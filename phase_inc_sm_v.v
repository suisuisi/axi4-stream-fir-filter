==> flow/design.v <==
`timescale 1ns / 1ps
module phase_inc_sm(
    input clk,
    input reset,
    output reg m_axis_phase_tvalid,
    output reg m_axis_phase_tlast,
    input m_axis_phase_tready,
    output reg [31:0] m_axis_phase_tdata
    );
    wire [31:0] carrier_freq_100k;
    wire [31:0] carrier_period_100k;    
    wire [31:0] carrier_freq_200k;
    wire [31:0] carrier_period_200k;
    wire [31:0] carrier_freq_500k;
    wire [31:0] carrier_period_500k; 
    wire [31:0] carrier_freq_750k;
    wire [31:0] carrier_period_750k; 
    wire [31:0] carrier_freq_1m;
    wire [31:0] carrier_period_1m;    
    wire [31:0] carrier_freq_10m;
    wire [31:0] carrier_period_10m;
    wire [31:0] carrier_freq_20m;
    wire [31:0] carrier_period_20m; 
    wire [31:0] carrier_freq_45m;
    wire [31:0] carrier_period_45m;
    wire [31:0] carrier_freq_50m;
    wire [31:0] carrier_period_50m; 
    reg [31:0] carrier_freq;
    reg [31:0] carrier_period;           
    assign carrier_freq_100k = 32'h83126;   
    assign carrier_period_100k = 32'd1000;       
    assign carrier_freq_200k = 32'h10624D;  
    assign carrier_period_200k = 32'd500;
    assign carrier_freq_500k = 32'h28F5C2;  
    assign carrier_period_500k = 32'd200;
    assign carrier_freq_750k = 32'h3D70A3;  
    assign carrier_period_750k = 32'd133;
    assign carrier_freq_1m = 32'h51EB85;  
    assign carrier_period_1m = 32'd100; 
    assign carrier_freq_10m = 32'h3333333;  
    assign carrier_period_10m = 32'd10; 
    assign carrier_freq_20m = 32'h6666666;  
    assign carrier_period_20m = 32'd5;
    assign carrier_freq_45m = 32'hE666666;  
    assign carrier_period_45m = 32'd3;
    assign carrier_freq_50m = 32'h10000000;  
    assign carrier_period_50m = 32'd2;
    reg [2:0] state_reg;
    reg [31:0] period_wait_cnt;
    reg [3:0] cycle_cnt;
    parameter init               = 3'd0;
    parameter SetCarrierFreq     = 3'd1;
    parameter SetTvalidHigh      = 3'd2;
    parameter SetSlavePhaseValue = 3'd3;
    parameter CheckTready        = 3'd4;
    parameter WaitState          = 3'd5;   
    parameter SetTlastHigh       = 3'd6;
    parameter SetTlastLow        = 3'd7;
    initial 
        begin
            state_reg = 3'd0;
            m_axis_phase_tlast = 1'b0;
            m_axis_phase_tvalid = 1'b0;
            m_axis_phase_tdata = 32'd0;
        end
    always @ (posedge clk)
        begin                    
            if (reset == 1'b0)
                begin
                    m_axis_phase_tdata[31:0] <= 32'd0;
                    m_axis_phase_tlast <= 1'b0;
                    m_axis_phase_tvalid <= 1'b0;
                    cycle_cnt <= 4'd0;
                    state_reg <= init;
                end
            else
                begin
                    case(state_reg)
                        init :  
                            begin
                                cycle_cnt <= 4'd0;
                                period_wait_cnt <= 32'd0;
                                m_axis_phase_tlast <= 1'b0;
                                m_axis_phase_tvalid <= 1'b0;
                                carrier_freq <= carrier_freq_1m;
                                state_reg <= SetCarrierFreq; 
                            end
                        SetCarrierFreq :  
                            begin         
                                if (carrier_freq > carrier_freq_20m)
                                    begin
                                        carrier_freq <= carrier_freq_1m;
                                    end
                                else
                                    begin
                                        carrier_freq <= carrier_freq + carrier_freq_1m;
                                    end
                                carrier_period <= carrier_period_1m;
                                state_reg <= SetTvalidHigh;
                            end
                        SetTvalidHigh :  
                            begin
                                m_axis_phase_tvalid <= 1'b1;  
                                state_reg <= SetSlavePhaseValue;
                            end
                        SetSlavePhaseValue :  
                            begin
                                m_axis_phase_tdata[31:0] <= carrier_freq;
                                state_reg <= CheckTready;
                            end
                        CheckTready :  
                            begin
                                if (m_axis_phase_tready == 1'b1)
                                    begin
                                        state_reg <= WaitState;
                                    end
                                else    
                                    begin
                                        state_reg <= CheckTready;
                                    end
                            end
                        WaitState :  
                            begin
                                if (period_wait_cnt >= carrier_period)
                                    begin
                                        period_wait_cnt <= 32'd0; 
                                        state_reg <= SetTlastHigh;
                                    end
                                else
                                    begin
                                        period_wait_cnt <= period_wait_cnt + 1;
                                        state_reg <= WaitState;
                                    end
                            end
                        SetTlastHigh :  
                            begin
                                m_axis_phase_tlast <= 1'b1;
                                state_reg <= SetTlastLow;
                            end
                        SetTlastLow :  
                            begin
                                m_axis_phase_tlast <= 1'b0;
                                state_reg <= SetCarrierFreq; 
                            end
                    endcase 
                end
        end
endmodule
Tool chain data of phase_inc_sm
Tool output for the design above, in the order of the flow.
Lines are those of the file above, counted from 1.
Library cell names are shortened.
The mark - stands for no value.

design
  design top = phase_inc_sm
  clock = clk
  standard-cell library = sky130hd
  library corner = tt_025C_1v80

Word level
Counts by Yosys on the flattened word-level netlist (proc, flatten, opt, wreduce; memories kept). Register bits leave out memories and registers merged into their read ports (data or address). Print and check cells are left out. Cells with the same type and inputs are merged into one.

storage and ports
  flip-flop bits (word level) = 101
  input port bits = 3

operators by class
  reduce/logical cells = 8
  mux-type cells = 9
  equality and inequality tests = 7
  order comparisons = 2
  add/subtract/negate cells = 2

operators by type and width
  cell                                                                           number
  32-bit parallel mux with 2-bit select                                          2
  32-bit two-way mux                                                             2
  32-bit by 1-bit adder with 32-bit output with constant B                       1
  32-bit by 23-bit adder with 32-bit output with constant B                      1
  32-bit by 27-bit > comparator with 1-bit output with constant B                1
  32-bit by 7-bit greater-or-equal comparator with 1-bit output with constant B  1
  3-bit parallel mux with 7-bit select                                           1
  3-bit equality test with constant B                                            4
  2-bit nonzero test                                                             4
  3-bit by 2-bit equality test with 1-bit output with constant B                 2
  2-bit AND reduction                                                            2
  1-bit parallel mux with 2-bit select                                           2
  3-bit by 1-bit equality test with 1-bit output with constant B                 1
  3-bit logical NOT                                                              1
  2-bit OR reduction                                                             1
  2-bit two-way mux                                                              1
  1-bit two-way mux                                                              1

Depth
Yosys ltp: most cells in a row. Word level: on the elaborated netlist, between registers, memories and ports. Mapped: between sequential cells and ports; inverters and the memories' decode and read muxes count.

logic depth
  word-level depth = 3
  ABC_AREA = 0
  depth in mapped cells = 8
  mapped depth without buffers = 7

After synthesis
Yosys stat after the flow's synthesis: flattened, memories mapped to cells. It holds for the ABC_AREA given above (unset counts as 0); a run with the other value may have another netlist.

mapped netlist
  cells in the netlist = 413
  synthesis area = 4,426.7 sq um
  sequential area = 2,662.6 sq um
  flip-flop cells = 101
  buffer cells = 24

cell types
  cell       number
  edfxtp_1   64
  dfxtp_1    37
  nand2_1    94
  a21boi_0   34
  nor2_1     37
  xnor2_1    14
  xor2_1     10
  a21oi_1    13
  clkbuf_1   15
  nor4_1     9
  ha_1       4
  nand4_1    5
  a211oi_1   4
  nand3_1    6
  o2111ai_4  1
  buf_2      5
  o21ai_0    5
  buf_6      2

Other cell types: 33; their cells: 54.

Worst setup path after synthesis
Path of least setup slack by OpenSTA after synthesis, without wires, with an ideal clock, recovery checks aside; 20% of the period is set as input and as output delay. Where synthesis merged equal registers, the netlist keeps one of their names.

timing path after synthesis
  path type = input-to-reg
  start = in reset
  end = reg period_wait_cnt[0]
  path slack = 0.623 ns
  launch time at the first pin = 0.738 ns
  period = 3.69 ns
  arrival time = 2.635 ns
  library setup time = 0.432 ns
  path buffers = 1
  required time = 3.258 ns
  delay of the path = 2.329 ns
  driving pins on the path = 3
  synthesis period reached = 3.067 ns

"delay of the path" = arrival - input delay + setup time.
"driving pins on the path": output pins that drive a net of the path, with the launching flip-flop's if there is one; two outputs of one cell count as two.
"synthesis period reached" = period - worst setup slack (recovery checks aside). The figure is calculated, with input and output delays left at 20% of the set period.
The rows between start and end are the longest chain of elaborated cells between them; the timing report does not say that the signal goes this way. Where chains are equally long, one stands for them.
A line is the first line of the expression or statement that the cell stems from. Yosys adds cells for indexed reads and writes and turns some case tables into memories.
A register here has more assigning lines than the two given.

between the ends, after synthesis
  cell sequence = clkbuf_1 nand2b_1 a21oi_1
  length of the longest elaborated chain = 1

RTL lines, path after synthesis
  what                 RTL line  source
  start: declaration   4         input reset,
  2-bit AND reduction  -
  end: assignment      82        period_wait_cnt <= 32'd0;
  end: assignment      131       period_wait_cnt <= period_wait_cnt + 1;
  end: declaration     49        reg [31:0] period_wait_cnt;

Timing after layout
From the final timing report of record 1: the path of least setup slack in the routed layout; clock arrival at registers is part of the times.

timing path after layout
  path type = reg-to-reg
  start = reg carrier_freq[17]
  end = reg carrier_freq[12]
  library setup time = 0.16 ns
  path buffers = 1
  arrival time = 2.39 ns
  driving pins on the path = 8
  launch time at the first pin = 0.36 ns
  required time = 2.66 ns
  period = 2.45 ns
  path slack = 0.26 ns

The rows between start and end are the longest chain of elaborated cells between them; the timing report does not say that the signal goes this way. Where chains are equally long, one stands for them.
A register here has more assigning lines than the two given.

between the ends, after layout
  cell sequence = edfxtp_1 a311oi_2 nor2_1 o311ai_1 o21a_1 o2111ai_4 buf_12 a211oi_1
  length of the longest elaborated chain = 3

RTL lines, path after layout
  what                                             RTL line  source
  start: declaration                               28        reg [31:0] carrier_freq;
  start: assignment                                85        carrier_freq <= carrier_freq_1m;
  start: assignment                                92        carrier_freq <= carrier_freq_1m;
  32-bit by 27-bit > comparator with 1-bit output  90        if (carrier_freq > carrier_freq_20m)
  32-bit two-way mux                               90
  32-bit parallel mux with 2-bit select            78        case(state_reg)
  end: assignment                                  85
  end: assignment                                  92
  end: declaration                                 28

==> runs of phase_inc_sm <==
Stored flow runs of phase_inc_sm (2 of them; Yosys, OpenROAD, sky130hd). They differ in their settings and are not a sequence. Constraints: input delay and output delay 20% of the set period each, output load 0.01 pF.
"achieved clock period" = clock period - worst setup slack. The figure is calculated, with input and output delays left at 20% of the set period.
"power" is the tool's figure for a default switching activity; nothing was simulated.

Record 1
==> flow/run.sh <==
#!/bin/bash
# the make line also repeats the synthesis and layout settings of config.mk as NAME=value (left out here)
make -C /OpenROAD-flow-scripts/flow DESIGN_CONFIG=/design/flow/config.mk WORK_HOME=/design/flow/orfs CLKGATE_MAP_FILE= finish
==> flow/config.mk <==
export PLATFORM = sky130hd
export DESIGN_NAME = phase_inc_sm
export DESIGN_NICKNAME = phase_inc_sm
export VERILOG_FILES = /design/flow/design.v
export SDC_FILE = /design/flow/constraint.sdc
export NUM_CORES = 4
export LEC_CHECK = 0
export CAP_MARGIN = 20
export CELL_PAD_IN_SITES_GLOBAL_PLACEMENT = 2
export CORE_MARGIN = 9
export CORE_UTILIZATION = 46
export CTS_CLUSTER_DIAMETER = 235
export GPL_TIMING_DRIVEN = 1
export MAX_ROUTING_LAYER = met5
export PLACE_DENSITY = 0.48
export SLEW_MARGIN = 20
export TNS_END_PERCENT = 15
==> flow/constraint.sdc <==
create_clock -name core_clock -period 2.45 [get_ports {clk}]
set_input_delay 0.4900 -clock core_clock [delete_from_list [all_inputs] [get_ports {clk}]]
set_output_delay 0.4900 -clock core_clock [all_outputs]
set_load 0.01 [all_outputs]

==> results of record 1 <==
chip area after synthesis (Yosys): 4,426.7 sq um
die area: 13,479.2 sq um
standard-cell area of the final layout: 5,375.2 sq um
worst setup slack after layout: 0.264 ns
worst hold slack: 0.465 ns
power: 3,482 uW
achieved clock period: 2.186 ns

Record 2
==> flow/run.sh <==
#!/bin/bash
# the make line also repeats the synthesis and layout settings of config.mk as NAME=value (left out here)
make -C /OpenROAD-flow-scripts/flow DESIGN_CONFIG=/design/flow/config.mk WORK_HOME=/design/flow/orfs CLKGATE_MAP_FILE= finish
==> flow/config.mk <==
export PLATFORM = sky130hd
export DESIGN_NAME = phase_inc_sm
export DESIGN_NICKNAME = phase_inc_sm
export VERILOG_FILES = /design/flow/design.v
export SDC_FILE = /design/flow/constraint.sdc
export NUM_CORES = 4
export LEC_CHECK = 0
export CAP_MARGIN = 20
export CORE_ASPECT_RATIO = 1.72
export CORE_MARGIN = 10
export CORE_UTILIZATION = 65
export CTS_CLUSTER_DIAMETER = 189
export GPL_ROUTABILITY_DRIVEN = 1
export GPL_TIMING_DRIVEN = 1
export PLACE_DENSITY_LB_ADDON = 0.25
export SETUP_SLACK_MARGIN = 0.48
export SLEW_MARGIN = 20
export TNS_END_PERCENT = 35
==> flow/constraint.sdc <==
create_clock -name core_clock -period 2.42 [get_ports {clk}]
set_input_delay 0.4840 -clock core_clock [delete_from_list [all_inputs] [get_ports {clk}]]
set_output_delay 0.4840 -clock core_clock [all_outputs]
set_load 0.01 [all_outputs]

==> results of record 2 <==
chip area after synthesis (Yosys): 4,426.7 sq um
die area: 10,633.5 sq um
standard-cell area of the final layout: 5,785.6 sq um
worst setup slack after layout: 0.133 ns
worst hold slack: 0.462 ns
power: 4,000 uW
achieved clock period: 2.287 ns
